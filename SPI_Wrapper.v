==> flow/design.v <==
module RAM(
	input clk,rst_n,rx_valid,
	input [9:0]din,
	output reg [7:0]dout,
	output reg tx_valid
);
	parameter MEM_DEPTH=256;
	parameter ADDR_SIZE=8;
	reg [7:0] Ram [MEM_DEPTH-1:0]; 
	reg [ADDR_SIZE-1:0] ADD_REG;
    reg [3:0] counter_tx ;
	always @(posedge clk ) begin
		if (~rst_n) begin
            dout<=1'b0;
			ADD_REG<=1'b0;
            tx_valid<=1'b0;	
			counter_tx<=1'b0;
		end else if(rx_valid) begin
				case(din[9:8])
					2'b00:begin
						ADD_REG<=din[7:0];
						tx_valid<=1'b0;
					end 
					2'b01:begin
						Ram[ADD_REG]<=din[7:0];
						tx_valid<=1'b0;
					end
					2'b10:begin
						ADD_REG<=din[7:0];
						tx_valid<=1'b0;
					end
					2'b11:begin
						dout<=Ram[ADD_REG];
						tx_valid<=1'b1;
					end
				endcase
		end 
		 if (tx_valid)begin
			counter_tx<=counter_tx+1'b1;
		    if (counter_tx == 8)begin
                tx_valid<=1'b0;
			    counter_tx<=1'b0;
			end
		end
	end
endmodule
module SPI_SLAVE(
  input SS_n,
  input clk,
  input rst_n,
  input tx_valid,
  input [7:0]tx_data,
  input MOSI,
  output reg MISO,
  output reg rx_valid,
  output reg [9:0] rx_data
);
  parameter IDLE      = 3'b000;
  parameter CHK_CMD   = 3'b001;
  parameter WRITE     = 3'b010;
  parameter READ_ADD  = 3'b011;
  parameter READ_DATA = 3'b100;
  reg [2:0]current_state,next_state;
  reg [3:0]Counter=4'b0;
  reg [3:0]Counter_tm=4'b0;
  reg Have_Addrress;
  always @(posedge clk or negedge rst_n) begin
	      if (~rst_n)begin
	          current_state<=IDLE;
	      end
	      else
	          current_state<=next_state;
  end
  always@(*)begin
      case(current_state)
        IDLE:
            if(SS_n==1'b0)
                next_state<=CHK_CMD;
            else
              next_state<=IDLE;    
        CHK_CMD:
            if(SS_n==1'b0 && MOSI==1'b0)
                next_state<=WRITE;
            else if(SS_n==1'b0 && MOSI==1'b1 && Have_Addrress==1'b0)
                next_state<=READ_ADD;
            else if(SS_n==1'b0 && MOSI==1'b1 && Have_Addrress==1'b1)
                next_state<=READ_DATA;
            else 
                next_state<=IDLE;
        WRITE:
            if(SS_n==1'b1)
                next_state<=IDLE;
            else
                next_state<=WRITE;
        READ_ADD:
            if(SS_n==1'b1)
                next_state<=IDLE;
            else
                next_state<=READ_ADD;
        READ_DATA:
            if(SS_n==1'b1)
                next_state<=IDLE;
            else
                next_state<=READ_DATA;
        default:next_state<=IDLE;
      endcase
  end
  always@(posedge clk)begin
      if(~rst_n)begin
          Counter <= 4'b0;
          Counter_tm <= 4'b0;
          MISO<=0;
          Have_Addrress<=0;
          rx_data <=10'b0;
      end
      case(current_state)
          IDLE:begin
              Counter <= 4'b0;
              Counter_tm <= 4'b0;
              rx_valid<=1'b0;
              MISO<=1'b0;
          end
          CHK_CMD:begin
              Counter<=1'b0;
              rx_valid <= 1'b0; 
          end
          WRITE:begin
              if(SS_n==0 )begin
                rx_data[9-Counter]<=MOSI;
                Counter<=Counter+1'b1;
                rx_valid <= 1'b0; 
              end
              if(Counter==9)begin
                rx_valid<=1'b1;
                Counter<=1'b0;
              end
          end
          READ_ADD:begin
              if(SS_n==0)begin
                rx_data[9-Counter]<=MOSI;
                Counter<=Counter+1'b1;
                rx_valid <= 1'b0;
              end
              if(Counter==9)begin
                rx_valid<=1'b1;
                Counter<=1'b0;
                Have_Addrress<=1'b1;
              end
          end
          READ_DATA:begin
              if(SS_n==0)begin
                if(tx_valid==1'b0)begin
                  rx_data[9-Counter]<=MOSI;
                  Counter<=Counter+1'b1;
                    if(Counter==9)begin
                      rx_valid<=1'b1;
                    end else if (Counter== 4'b1010)begin 
                          Counter<=1'b0;
                          rx_valid<=1'b0;
                    end
                end else if(tx_valid==1'b1)begin
                  MISO<=tx_data[7-(Counter_tm)];
                  Counter_tm<=Counter_tm+1'b1;
                    if(Counter_tm==7)begin
                      Have_Addrress<=1'b0;
                    end
                end
              end
          end
      endcase
  end
endmodule
module SPI_Wrapper(
    input clk,
    input rst_n,
    input SS_n,
    input MOSI,
    output MISO
);
    parameter MEM_DEPTH=256;
    parameter ADDR_SIZE=8;
    wire [9:0] rxdata;
    wire rx_valid;
    wire [7:0] txdata;
    wire tx_valid;
    RAM #(MEM_DEPTH, ADDR_SIZE) RAM(
        .din(rxdata),
        .dout(txdata),
        .rx_valid(rx_valid),
        .tx_valid(tx_valid),
        .clk(clk),
        .rst_n(rst_n)
    );
    SPI_SLAVE SPI(
        .MOSI(MOSI),
        .MISO(MISO),
        .SS_n(SS_n),
        .clk(clk),
        .rst_n(rst_n),
        .rx_data(rxdata),
        .rx_valid(rx_valid),
        .tx_data(txdata),
        .tx_valid(tx_valid)
    );
endmodule
======== Reports on SPI_Wrapper ========
Tool output for the design above, in the order of the flow.
Line numbers count from 1 in the design file above.
Cell names lack the library's common part.
Not given: n/a
set-up
  top ..................................... SPI_Wrapper
  clock port .............................. clk
  cell library ............................ sky130hd
  timing corner ........................... tt_025C_1v80

======== Elaborated design ========
Yosys after proc, flatten, opt, wreduce and memory -nomap, before mapping. Memory bits, and registers merged into a memory's read port (data or address), are not among the register bits. Print and check cells are not counted. Equal cells are merged and count once.
Memory sizes are those after Yosys's memory passes, which may raise the word count (mostly to a power of two), join words into wider ones and drop unused or constant bits.
storage and ports
  bits in latches ......................... 0
  memory bits (read-only) ................. 0
  RAM bits ................................ 2048
  word-level cells ........................ 117
  bits of input ports ..................... 4
  bits in registers ....................... 37
  memory cells ............................ 1
  word width x clocked read ports ......... 8
operators by class
  add/subtract/negate cells ............... 6
  shift operators ......................... 3
  eq/ne operators ......................... 16
  order comparisons ....................... 0
  multiplexer cells ....................... 59
  reductions and logical operators ........ 16
  multipliers ............................. 0
  divide/modulo/power cells ............... 0
  bitwise operators ....................... 6
memory list
  memory   depth  width  rd ports  wr ports  RTL line  text
  RAM.Ram  256    8      1         1         9         reg [7:0] Ram [MEM_DEPTH-1:0];
operators with widths
  cell                                                               number
  4-bit two-way mux                                                  13
  8-bit two-way mux                                                  6
  10-bit two-way mux                                                 4
  1-bit by 33-bit variable shift with 10-bit output                  1
  1-bit by 33-bit variable shift with 10-bit output with constant A  1
  32-bit negator with 33-bit output                                  1
  8-bit by 32-bit variable part select with 1-bit output             1
  1-bit two-way mux                                                  21
  10-bit case mux with 2-bit select                                  1
  3-bit case mux with 5-bit select                                   1
  4-bit by 1-bit adder with 4-bit output with constant B             3
  4-bit equality test with constant B                                3
  4-bit case mux with 3-bit select                                   1
  3-bit two-way mux                                                  4
  10-bit AND                                                         1
  10-bit bitwise OR                                                  1
  10-bit inverter                                                    1
  4-bit case mux with 2-bit select                                   1
  1-bit case mux with 2-bit select                                   4
  2-bit OR reduction                                                 3
  3-bit by 2-bit equality test with 1-bit output with constant B     2
  3-bit OR reduction                                                 2
  3-bit by 4-bit subtractor with 5-bit output with constant A        1
  4-bit by 4-bit subtractor with 5-bit output with constant A        1
  5-bit AND reduction                                                1
  1-bit logical AND                                                  4
  2-bit equality test with constant B                                2
  2-bit != test with constant B                                      2
Other operator kinds: 15; their cells: 19.

======== Longest topological paths ========
Yosys ltp: most cells in a row. Word level: on the elaborated netlist, between registers, memories and ports. Mapped: between sequential cells and ports; inverters and the memories' decode and read muxes count.
logic depth
  word-level depth ........................ 9
  ABC_AREA ................................ 0
  depth in mapped cells ................... 13
  mapped depth without buffers ............ 13

======== Mapped cells and area ========
The flow's flattened synthesis, as Yosys stat reports it; memories are mapped. The netlist is that of the ABC_AREA named above (0 if unset); the other value can give another one.
Totals and module areas in this step are rounded.
cells by type
  type      number
  edfxtp_1  2053
  mux4_2    478
  nor2_1    331
  mux2i_1   101
  dfxtp_1   37
  a22oi_1   87
  nand2_1   138
  buf_2     74
  buf_4     45
  clkbuf_1  90
  a21oi_1   63
  nand3_1   61
  buf_6     25
  o21ai_0   54
  ha_1      17
  a31oi_1   33
  a22o_1    23
  mux2_2    17
Other cell types: 64; their cells: 357.
mapped netlist
  mapped flip-flops ....................... 2095
  sequential area ......................... 0.063 mm^2
  cell count .............................. 4084
  mapped area ............................. 0.082 mm^2
By module: a second synthesis without flattening, with its own total; a netlist apart from the flattened one above.
second synthesis, totals
  cell total of the unflattened synthesis .. 4009
  area total of the unflattened synthesis .. 0.082 mm^2
Rows give one instance, submodules left out.
by module
  module       times used  area (mm^2)  cells
  RAM          1           0.081        3807
  SPI_SLAVE    1           0.0017       202
  SPI_Wrapper  1           0            0

======== Worst setup path after synthesis ========
Path of least setup slack by OpenSTA after synthesis, without wires, with an ideal clock, recovery checks aside; 20% of the period is set as input and as output delay. Where synthesis merged equal registers, the netlist keeps one of their names.
timing post-synthesis
  kind .................................... register -> register
  start ................................... register SPI.rx_data[0]
  end ..................................... memory RAM.Ram[0][0]
  stages on the path ...................... 1
  period .................................. 4.67 ns
  time at the first pin ................... 0.000 ns
  delay of the path ....................... 4.272 ns
  path buffers ............................ 0
  setup slack ............................. 0.398 ns
  arrival time ............................ 3.413 ns
  synthesis period reached ................ 4.272 ns
"delay of the path" = arrival - input delay + setup time.
"stages on the path" counts driving pins, that of a launching flip-flop among them; a cell with two outputs on the path counts twice.
"synthesis period reached" is the clock period less the worst setup slack; recovery checks do not enter. This is arithmetic on one report: input and output delays are still those of the set period (20% each).
The rows between start and end are the longest chain of elaborated cells between them; the timing report does not say that the signal goes this way. Where chains are equally long, one stands for them.
Each line given opens the expression or statement behind the cell; cells for indexed reads and writes are added by Yosys, which also makes memories of some case tables.
Lines with a computed index may be missing from the assigning lines.
on the way, post-synthesis
  cells stage by stage .................... dfxtp_1
  length of the longest elaborated chain .. 3
  elaborated cells between the ends (all ways) .. 3
  RTL lines with such cells ............... 3
  those cells by class .................... 3 x mux
RTL lines, path post-synthesis
  item               RTL line  text
  from (decl)        56        output reg [9:0] rx_data
  from (assign)      114       rx_data <=10'b0;
  8-bit two-way mux  19        case(din[9:8])
  8-bit two-way mux  18        end else if(rx_valid) begin
  8-bit two-way mux  13        if (~rst_n) begin
  to (decl)          9         reg [7:0] Ram [MEM_DEPTH-1:0];

======== Worst path after layout ========
Path of least setup slack in the final report of flow run 2 (OpenROAD, finished layout, wires in). Where an end is a register, its clock arrival counts in the times.
timing post-layout
  kind .................................... register -> register
  start ................................... register RAM.ADD_REG[0]
  end ..................................... register RAM.dout[6]
  time at the first pin ................... 0.76 ns
  arrival time ............................ 4.39 ns
  setup slack ............................. -0.33 ns
  period .................................. 3.42 ns
  path buffers ............................ 3
  stages on the path ...................... 11
A register here has more assigning lines than the two given.
on the way, post-layout
  cells stage by stage .................... dfxtp_4 buf_12 buf_12 mux4_2 a22oi_1 nand3_1 nand3_1 nor4b_1 buf_4 a311oi_1 a31oi_1
RTL lines, path post-layout
  item           RTL line  text
  from (decl)    10        reg [ADDR_SIZE-1:0] ADD_REG;
  from (assign)  21        ADD_REG<=din[7:0];
  from (assign)  29        ADD_REG<=din[7:0];
  to (decl)      4         output reg [7:0]dout,
Chain of elaborated cells between the ends: none given.

## Implementation results

2 stored runs of SPI_Wrapper in the flow (synthesis by Yosys, layout by OpenROAD, sky130hd cells), in arbitrary order. Constraints: input delay and output delay 20% of the set period each, output load 0.01 pF.
"total power of the final layout" rests on the timing tool's default activity at the inputs, not on a simulated workload.
Measured values are rounded.

======== flow run 1 ========
==> flow/run.sh <==
#!/bin/bash
# the make line also repeats the synthesis and layout settings of config.mk as NAME=value (left out here)
make -C /OpenROAD-flow-scripts/flow DESIGN_CONFIG=/design/flow/config.mk WORK_HOME=/design/flow/orfs CLKGATE_MAP_FILE= finish
==> flow/config.mk <==
export PLATFORM = sky130hd
export DESIGN_NAME = SPI_Wrapper
export DESIGN_NICKNAME = SPI_Wrapper
export VERILOG_FILES = /design/flow/design.v
export SDC_FILE = /design/flow/constraint.sdc
export NUM_CORES = 4
export LEC_CHECK = 0
export ABC_AREA = 1
export CAP_MARGIN = 20
export CELL_PAD_IN_SITES_DETAIL_PLACEMENT = 2
export CORE_ASPECT_RATIO = 0.7
export CORE_MARGIN = 2
export CORE_UTILIZATION = 33
export CTS_CLUSTER_SIZE = 84
export GPL_TIMING_DRIVEN = 1
export PLACE_DENSITY = 0.91
export SLEW_MARGIN = 20
==> flow/constraint.sdc <==
create_clock -name core_clock -period 4.5 [get_ports {clk}]
set_input_delay 0.9000 -clock core_clock [delete_from_list [all_inputs] [get_ports {clk}]]
set_output_delay 0.9000 -clock core_clock [all_outputs]
set_load 0.01 [all_outputs]

-------- flow run 1 --------
  unfinished; error GRT-0228 in routing

======== flow run 2 ========
==> flow/run.sh <==
#!/bin/bash
# the make line also repeats the synthesis and layout settings of config.mk as NAME=value (left out here)
make -C /OpenROAD-flow-scripts/flow DESIGN_CONFIG=/design/flow/config.mk WORK_HOME=/design/flow/orfs CLKGATE_MAP_FILE= finish
==> flow/config.mk <==
export PLATFORM = sky130hd
export DESIGN_NAME = SPI_Wrapper
export DESIGN_NICKNAME = SPI_Wrapper
export VERILOG_FILES = /design/flow/design.v
export SDC_FILE = /design/flow/constraint.sdc
export NUM_CORES = 4
export LEC_CHECK = 0
export ABC_AREA = 0
export CAP_MARGIN = 20
export CELL_PAD_IN_SITES_GLOBAL_PLACEMENT = 3
export CORE_ASPECT_RATIO = 1.16
export CORE_MARGIN = 2
export CORE_UTILIZATION = 54
export CTS_CLUSTER_DIAMETER = 180
export CTS_CLUSTER_SIZE = 24
export GPL_ROUTABILITY_DRIVEN = 0
export HOLD_SLACK_MARGIN = 0.18
export MAX_ROUTING_LAYER = met5
export SETUP_SLACK_MARGIN = -0.24
export SLEW_MARGIN = 20
==> flow/constraint.sdc <==
create_clock -name core_clock -period 3.42 [get_ports {clk}]
set_input_delay 0.6840 -clock core_clock [delete_from_list [all_inputs] [get_ports {clk}]]
set_output_delay 0.6840 -clock core_clock [all_outputs]
set_load 0.01 [all_outputs]

-------- measured, flow run 2 --------
  chip area in the Yosys report ........... 0.082 mm^2
  post-route setup TNS .................... -0.78 ns
  total power of the final layout ......... 41 mW
  standard-cell area of the final layout .. 0.092 mm^2
  worst setup slack after layout .......... -0.33 ns
  utilization in the final report ......... 0.61
  die size ................................ 0.16 mm^2
